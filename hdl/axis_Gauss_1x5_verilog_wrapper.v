==> flow/design.v <==
`timescale 1ns/1ns
module mult_coeff #(parameter COEFF_WIDTH = 10
                    )
				    (input  logic [3:0] a,
                     input  logic [COEFF_WIDTH - 1:0] coeff,
				     output logic [COEFF_WIDTH + 4 - 1:0] result);
always_comb begin
  result = a * coeff;
end
endmodule
module axis_Gauss_1x5 #(
                parameter DATA_WIDTH = 8,
                parameter COEFF_WIDTH = 10 
                )(
				  input  logic s_axis_aclk,
				  input  logic s_axis_arstn,
				  input  logic [DATA_WIDTH - 1:0] s_axis_tdata,
				  input  logic s_axis_tvalid,
				  input  logic s_axis_tlast,
				  output logic [DATA_WIDTH - 1:0] m_axis_tdata,
				  output logic m_axis_tvalid,
				  output logic m_axis_tlast
				);
logic [DATA_WIDTH - 1:0] s_axis_tdata_delayed [3:0];
logic s_axis_tvalid_delayed [3:0];
logic s_axis_tlast_delayed [3:0];
always @(posedge s_axis_aclk) begin
s_axis_tdata_delayed[0] <= s_axis_tdata;
s_axis_tvalid_delayed[0] <= s_axis_tvalid;
s_axis_tlast_delayed[0] <= s_axis_tlast;
  for (int i = 0; i < 3; i++) begin
    s_axis_tdata_delayed[i + 1] <= s_axis_tdata_delayed[i];
    s_axis_tvalid_delayed[i + 1] <= s_axis_tvalid_delayed[i];
    s_axis_tlast_delayed[i + 1] <= s_axis_tlast_delayed[i];
  end
end
logic [DATA_WIDTH + COEFF_WIDTH - 4 - 1:0] s5_low_d29;
logic [DATA_WIDTH + COEFF_WIDTH - 4 - 1:0] s5_high_d29;
logic [DATA_WIDTH + COEFF_WIDTH - 1:0] s5_d29;
logic [DATA_WIDTH + COEFF_WIDTH - 4 - 1:0] s4_low_d240;
logic [DATA_WIDTH + COEFF_WIDTH - 4 - 1:0] s4_high_d240;
logic [DATA_WIDTH + COEFF_WIDTH - 1:0] s4_d240;
logic [DATA_WIDTH + COEFF_WIDTH - 4 - 1:0] s3_low_d486;
logic [DATA_WIDTH + COEFF_WIDTH - 4 - 1:0] s3_high_d486;
logic [DATA_WIDTH + COEFF_WIDTH - 1:0] s3_d486;
logic [DATA_WIDTH + COEFF_WIDTH - 4 - 1:0] s2_low_d240;
logic [DATA_WIDTH + COEFF_WIDTH - 4 - 1:0] s2_high_d240;
logic [DATA_WIDTH + COEFF_WIDTH - 1:0] s2_d240;
logic [DATA_WIDTH + COEFF_WIDTH - 4 - 1:0] s1_low_d29;
logic [DATA_WIDTH + COEFF_WIDTH - 4 - 1:0] s1_high_d29;
logic [DATA_WIDTH + COEFF_WIDTH - 1:0] s1_d29;
logic [13:0] byte_cnt; 
 mult_coeff #(.COEFF_WIDTH(COEFF_WIDTH)
              ) mult_coeff_s5_low_d29(
			  .a(s_axis_tdata[DATA_WIDTH - 4 - 1:0]),
			  .coeff(10'd29),
			  .result(s5_low_d29)
			  );
 mult_coeff #(.COEFF_WIDTH(COEFF_WIDTH)
              ) mult_coeff_s5_high_d29(
			  .a(s_axis_tdata[DATA_WIDTH - 1:DATA_WIDTH - 4]),
			  .coeff(10'd29),
			  .result(s5_high_d29)
			  );
assign s5_d29 = (s5_high_d29 << 4) + s5_low_d29;
 mult_coeff #(.COEFF_WIDTH(COEFF_WIDTH)
              ) mult_coeff_s4_low_d240(
			  .a(s_axis_tdata_delayed[0][DATA_WIDTH - 4 - 1:0]),
			  .coeff(10'd240),
			  .result(s4_low_d240)
			  );
 mult_coeff #(.COEFF_WIDTH(COEFF_WIDTH)
              ) mult_coeff_s4_high_d240(
			  .a(s_axis_tdata_delayed[0][DATA_WIDTH - 1:DATA_WIDTH - 4]),
			  .coeff(10'd240),
			  .result(s4_high_d240)
			  );
assign s4_d240 = (s4_high_d240 << 4) + s4_low_d240;
 mult_coeff #(.COEFF_WIDTH(COEFF_WIDTH)
              ) mult_coeff_s3_low_d486(
			  .a(s_axis_tdata_delayed[1][DATA_WIDTH - 4 - 1:0]),
			  .coeff(10'd486),
			  .result(s3_low_d486)
			  );
 mult_coeff #(.COEFF_WIDTH(COEFF_WIDTH)
              ) mult_coeff_s3_high_d486(
			  .a(s_axis_tdata_delayed[1][DATA_WIDTH - 1:DATA_WIDTH - 4]),
			  .coeff(10'd486),
			  .result(s3_high_d486)
			  );
assign s3_d486 = (s3_high_d486 << 4) + s3_low_d486;
 mult_coeff #(.COEFF_WIDTH(COEFF_WIDTH)
              ) mult_coeff_s2_low_d240(
			  .a(s_axis_tdata_delayed[2][DATA_WIDTH - 4 - 1:0]),
			  .coeff(10'd240),
			  .result(s2_low_d240)
			  );
 mult_coeff #(.COEFF_WIDTH(COEFF_WIDTH)
              ) mult_coeff_s2_high_d240(
			  .a(s_axis_tdata_delayed[2][DATA_WIDTH - 1:DATA_WIDTH - 4]),
			  .coeff(10'd240),
			  .result(s2_high_d240)
			  );
assign s2_d240 = (s2_high_d240 << 4) + s2_low_d240;
 mult_coeff #(.COEFF_WIDTH(COEFF_WIDTH)
              ) mult_coeff_s1_low_d29(
			  .a(s_axis_tdata_delayed[3][DATA_WIDTH - 4 - 1:0]),
			  .coeff(10'd29),
			  .result(s1_low_d29)
			  );
 mult_coeff #(.COEFF_WIDTH(COEFF_WIDTH)
              ) mult_coeff_s1_high_d29(
			  .a(s_axis_tdata_delayed[3][DATA_WIDTH - 1:DATA_WIDTH - 4]),
			  .coeff(10'd29),
			  .result(s1_high_d29)
			  );
assign s1_d29 = (s1_high_d29 << 4) + s1_low_d29;
always @(posedge s_axis_aclk) begin
  if (!s_axis_arstn) begin
    byte_cnt <= 0;
  end else begin
    if (!s_axis_tlast) begin
	  if (s_axis_tvalid) begin
	    byte_cnt <= byte_cnt + 1;
	  end
	end else begin
	  byte_cnt <= 0;
	end
    if ((byte_cnt == 2) || (byte_cnt == 3)) begin
	  m_axis_tdata <= s_axis_tdata_delayed[1]; 
	  m_axis_tvalid <= s_axis_tvalid_delayed[1]; 
	  m_axis_tlast  <= 1'b0;
	end else begin
	  m_axis_tdata <= (s5_d29 + s4_d240 + s3_d486 + s2_d240 + s1_d29) >> 10; 
	  m_axis_tvalid <= s_axis_tvalid_delayed[1]; 
	  m_axis_tlast  <= s_axis_tlast_delayed[1];
	end
  end
end
endmodule
`timescale 1ns / 1ps
module axis_Gauss_1x5_verilog_wrapper #(
                                        parameter DATA_WIDTH = 8,
                                        parameter COEFF_WIDTH = 10 
                                        )(
                                          input wire s_axis_aclk,
                                          input wire s_axis_arstn,
                                          input wire [DATA_WIDTH - 1:0] s_axis_tdata,
                                          input wire s_axis_tvalid,
                                          input wire s_axis_tlast,
                                          output wire [DATA_WIDTH - 1:0] m_axis_tdata,
                                          output wire m_axis_tvalid,
                                          output wire m_axis_tlast
                                        );
      axis_Gauss_1x5 #(
                    .DATA_WIDTH(DATA_WIDTH),
                    .COEFF_WIDTH(COEFF_WIDTH)
                    ) axis_Gauss_1x5_inst (
    				  .s_axis_aclk(s_axis_aclk),
    				  .s_axis_arstn(s_axis_arstn),
    				  .s_axis_tdata(s_axis_tdata),
    				  .s_axis_tvalid(s_axis_tvalid),
    				  .s_axis_tlast(s_axis_tlast),
    				  .m_axis_tdata(m_axis_tdata),
    				  .m_axis_tvalid(m_axis_tvalid),
    				  .m_axis_tlast(m_axis_tlast)
    				);
endmodule
== Reports on axis_Gauss_1x5_verilog_wrapper ==
The steps from the RTL of axis_Gauss_1x5_verilog_wrapper to its reports follow in flow order.
Line numbers count from 1 in the design file above.
Operators carry their Yosys type and port widths (W data, S select, Z words).
Library cell names are shortened.
Not given: -
Set-up
  top module: axis_Gauss_1x5_verilog_wrapper
  clock port: s_axis_aclk
  library: sky130hd
  corner: tt_025C_1v80

== Word level ==
Source: Yosys, flattened and elaborated. Widths are those after wreduce. Registers that Yosys merges into a memory's read port (data or address) are not register bits. Print and check cells do not count. Equal cells are merged and count once.
Bit counts
  output and inout port bits: 10
  word-level cells: 38
  memory bits (writable): 0
  bits in read-only memories: 0
  memories kept: 0
  clocked read ports x word width: 0
  flip-flop bits (word level): 60
  bits in latches: 0
Operators by class
  shift-type cells: 0
  reductions and logical operators: 2
  mux-type cells: 1
  div/mod/pow operators: 0
  add/subtract/negate cells: 10
  equal/unequal tests: 2
  bitwise logic cells: 1
  magnitude comparators: 0
  $mul: 10
Operators with widths (number)
  $mul A4 B5 Y9 const B: 4
  $mul A4 B4 Y8 const B: 4
  $mul A4 B8 Y12 const B: 2
  $add A18 B14 Y18: 5
  $add A18 B18 Y18: 4
  $eq A14 B2 Y1 const B: 2
  $add A14 B1 Y14 const B: 1
  $mux W8: 1
  $reduce_or A2 Y1: 1
  $logic_or A1 B1 Y1: 1
  $not A1 Y1: 1

== Logic depth ==
Longest topological path by Yosys (ltp), each cell counted once; first at word level (registers and memories cut), then after technology mapping (sequential cells cut; the memories' decode and read muxes count).
Logic depth
  depth in word-level cells: 7
  ABC_AREA: 0
  depth in mapped cells: 24
  gate-level depth less buffers: 24

== After synthesis ==
The flow's flattened synthesis, as Yosys stat reports it; memories are mapped. The netlist is that of the ABC_AREA named above (0 if unset); the other value can give another one.
Cell types
  ha_1: number 175, total area 2189.6 µm²
  fa_1: number 102, total area 2.04E+03 µm²
  dfxtp_1: number 50, total area 1000.96 µm²
  inv_1: number 166, total area 623.098 µm²
  xnor2_1: number 39, total area 341.578 µm²
  edfxtp_1: number 10, total area 300.288 µm²
  a21oi_1: number 42, total area 210.202 µm²
  a21o_1: number 25, total area 187.68 µm²
  xor2_1: number 21, total area 183.926 µm²
  o21bai_1: number 12, total area 90.086 µm²
  nor2_1: number 18, total area 67.565 µm²
  nand2_1: number 14, total area 52.55 µm²
  and3_1: number 7, total area 43.792 µm²
  nand4_1: number 6, total area 37.536 µm²
  o31ai_2: number 3, total area 37.536 µm²
  and4_1: number 4, total area 35.034 µm²
  nand3_1: number 7, total area 35.034 µm²
  o21ai_0: number 7, total area 35.034 µm²
Other cell types: 34; their cells: 63.
Mapped netlist
  chip area (Yosys): 8032.7 µm²
  buffer cells: 2
  area of sequential cells: 1301.2 µm²
  cell count: 771
  flip-flops: 60
By module: a second synthesis without flattening, with its own total; a netlist apart from the flattened one above.
Second synthesis, totals
  cell total of the unflattened synthesis: 1911
  area total of the unflattened synthesis: 17141.4 µm²
Rows give one instance, submodules left out.
Modules
  mult_coeff #(COEFF_WIDTH=10): cells 148, area 1223.7 µm², times used 10
  axis_Gauss_1x5: cells 431, area 4904.7 µm², times used 1
  axis_Gauss_1x5_verilog_wrapper: cells 0, area 0.0 µm², times used 1

== Worst setup path after synthesis ==
OpenSTA on the mapped netlist: ideal clock, no wires. The path of least setup slack (recovery checks aside). Input and output delay are each 20% of the period. Register names are those of the netlist, which keeps one name where synthesis merged equal registers.
Timing after synthesis
  path kind: input-to-reg
  start point: input port s_axis_tdata[5]
  end point: register axis_Gauss_1x5_inst.m_axis_tdata[5]
  path delay: 5.700 ns
  clock period: 8.49 ns
  setup slack: 1.091 ns
  arrival: 7.135 ns
  external input delay: 1.698 ns
  required time: 8.227 ns
  driving pins on the path: 20
  setup time: 0.263 ns
  time at the first pin: 1.698 ns
  synthesis period reached: 7.399 ns
"path delay" = arrival - input delay + setup time.
"driving pins on the path": output pins that drive a net of the path, with the launching flip-flop's if there is one; two outputs of one cell count as two.
"synthesis period reached" is the clock period less the worst setup slack; recovery checks do not enter. This is arithmetic on one report: input and output delays are still those of the set period (20% each).
Between the ends stands the longest chain of elaborated cells between them, by number of cells; it is not shown to be the way that was timed. Of several equally long chains one is given.
A line is the first line of the expression or statement that the cell stems from. Yosys adds cells for indexed reads and writes and turns some case tables into memories.
On the way, after synthesis
  path through: ha_1 -> fa_1 -> inv_1 -> fa_1 -> inv_1 -> fa_1 -> inv_1 -> fa_1 -> inv_1 -> fa_1 -> fa_1 -> inv_1 -> fa_1 -> inv_1 -> ha_1 -> a21o_1 -> a221oi_4 -> a31oi_4 -> a311oi_1 -> o41ai_1
  length of the longest elaborated chain: 7
  elaborated cells between the ends (all ways): 7
  those cells by class: 5 x add/sub; 1 x mul; 1 x mux
Ends and longest elaborated chain, after synthesis
  start, declared: line 148  | input wire [DATA_WIDTH - 1:0] s_axis_tdata,
  $mul A4 B5 Y9: line 8  | result = a * coeff;
  $add A18 B14 Y18: line 65  | assign s5_d29 = (s5_high_d29 << 4) + s5_low_d29;
  $add A18 B18 Y18 x4: line 134  | m_axis_tdata <= (s5_d29 + s4_d240 + s3_d486 + s2_d240 + s1_d29) >> 10;
  $mux W8: line 129  | if ((byte_cnt == 2) || (byte_cnt == 3)) begin
  end, assigned: line 130  | m_axis_tdata <= s_axis_tdata_delayed[1];
  end, assigned: line 134
  end, declared: line 20  | output logic [DATA_WIDTH - 1:0] m_axis_tdata,

== Timing after layout ==
Path of least setup slack in the final report of run 1 (OpenROAD, finished layout, wires in). Where an end is a register, its clock arrival counts in the times.
Timing after layout
  path kind: reg-to-reg
  start point: register axis_Gauss_1x5_inst.s_axis_tdata_delayed[3][1]
  end point: register axis_Gauss_1x5_inst.m_axis_tdata[4]
  arrival: 6.66 ns
  required time: 4.91 ns
  setup slack: -1.75 ns
  driving pins on the path: 26
  time at the first pin: 0.34 ns
  setup time: 0.27 ns
  clock period: 4.84 ns
Between the ends stands the longest chain of elaborated cells between them, by number of cells; it is not shown to be the way that was timed. Of several equally long chains one is given.
On the way, after layout
  path through: dfxtp_4 -> buf_6 -> ha_4 -> fa_1 -> ha_1 -> a21o_1 -> a21oi_4 -> o21bai_2 -> a21oi_2 -> xnor2_2 -> fa_1 -> inv_2 -> fa_1 -> inv_2 -> fa_1 -> fa_1 -> inv_1 -> fa_1 -> inv_2 -> ha_4 -> a21o_4 -> a221oi_4 -> buf_6 -> a31oi_2 -> nor3_2 -> o31ai_2
  length of the longest elaborated chain: 4
  elaborated cells between the ends (all ways): 4
  those cells by class: 2 x add/sub; 1 x mul; 1 x mux
Ends and longest elaborated chain, after layout
  start, declared: line 24  | logic [DATA_WIDTH - 1:0] s_axis_tdata_delayed [3:0];
  start, assigned: line 32  | s_axis_tdata_delayed[i + 1] <= s_axis_tdata_delayed[i];
  $mul A4 B5 Y9: line 8  | result = a * coeff;
  $add A18 B14 Y18: line 117  | assign s1_d29 = (s1_high_d29 << 4) + s1_low_d29;
  $add A18 B18 Y18: line 134  | m_axis_tdata <= (s5_d29 + s4_d240 + s3_d486 + s2_d240 + s1_d29) >> 10;
  $mux W8: line 129  | if ((byte_cnt == 2) || (byte_cnt == 3)) begin
  end, assigned: line 130  | m_axis_tdata <= s_axis_tdata_delayed[1];
  end, assigned: line 134
  end, declared: line 20  | output logic [DATA_WIDTH - 1:0] m_axis_tdata,

Appendix: measured runs

Flow measurements of axis_Gauss_1x5_verilog_wrapper on sky130hd: 2 stored runs with different settings, listed in no order. Input and output delays are each 20% of the period that was set; the output load is 0.01 pF.
"achieved clock period (ns)" = clock period - worst setup slack. The figure is calculated, with input and output delays left at 20% of the set period.

Flow files of run 1
==> flow/run.sh <==
#!/bin/bash
# the make line also repeats the synthesis and layout settings of config.mk as NAME=value (left out here)
make -C /OpenROAD-flow-scripts/flow DESIGN_CONFIG=/design/flow/config.mk WORK_HOME=/design/flow/orfs CLKGATE_MAP_FILE= finish
==> flow/config.mk <==
export PLATFORM = sky130hd
export DESIGN_NAME = axis_Gauss_1x5_verilog_wrapper
export DESIGN_NICKNAME = axis_Gauss_1x5_verilog_wrapper
export VERILOG_FILES = /design/flow/design.v
export SDC_FILE = /design/flow/constraint.sdc
export NUM_CORES = 4
export LEC_CHECK = 0
export CAP_MARGIN = 20
export CELL_PAD_IN_SITES_DETAIL_PLACEMENT = 1
export CELL_PAD_IN_SITES_GLOBAL_PLACEMENT = 1
export CORE_MARGIN = 2
export CORE_UTILIZATION = 43
export CTS_CLUSTER_DIAMETER = 135
export GPL_ROUTABILITY_DRIVEN = 1
export PLACE_DENSITY_LB_ADDON = 0.12
export SLEW_MARGIN = 25
export TNS_END_PERCENT = 70
==> flow/constraint.sdc <==
create_clock -name core_clock -period 4.84 [get_ports {s_axis_aclk}]
set_input_delay 0.9680 -clock core_clock [delete_from_list [all_inputs] [get_ports {s_axis_aclk}]]
set_output_delay 0.9680 -clock core_clock [all_outputs]
set_load 0.01 [all_outputs]

report of run 1
yosys chip area after synthesis (um^2): 8032.7
finish__design__die__area: 19789.5
finish__design__instance__area__stdcell: 10506.3
finish__timing__setup__ws: -1.746
finish__timing__setup__tns: -13.620
finish__timing__hold__ws: 0.335
achieved clock period (ns): 6.586

Flow files of run 2
==> flow/run.sh <==
#!/bin/bash
# the make line also repeats the synthesis and layout settings of config.mk as NAME=value (left out here)
make -C /OpenROAD-flow-scripts/flow DESIGN_CONFIG=/design/flow/config.mk WORK_HOME=/design/flow/orfs CLKGATE_MAP_FILE= finish
==> flow/config.mk <==
export PLATFORM = sky130hd
export DESIGN_NAME = axis_Gauss_1x5_verilog_wrapper
export DESIGN_NICKNAME = axis_Gauss_1x5_verilog_wrapper
export VERILOG_FILES = /design/flow/design.v
export SDC_FILE = /design/flow/constraint.sdc
export NUM_CORES = 4
export LEC_CHECK = 0
export CAP_MARGIN = 20
export CORE_MARGIN = 2
export CORE_UTILIZATION = 41
export GPL_ROUTABILITY_DRIVEN = 1
export GPL_TIMING_DRIVEN = 0
export PLACE_DENSITY_LB_ADDON = 0.08
export SLEW_MARGIN = 20
export TNS_END_PERCENT = 55
==> flow/constraint.sdc <==
create_clock -name core_clock -period 11.1 [get_ports {s_axis_aclk}]
set_input_delay 2.2200 -clock core_clock [delete_from_list [all_inputs] [get_ports {s_axis_aclk}]]
set_output_delay 2.2200 -clock core_clock [all_outputs]
set_load 0.01 [all_outputs]

report of run 2
yosys chip area after synthesis (um^2): 8032.7
finish__design__die__area: 20727.4
finish__design__instance__area__stdcell: 8874.8
finish__timing__setup__ws: 2.390
finish__timing__setup__tns: 0.000
finish__timing__hold__ws: 0.326
achieved clock period (ns): 8.710
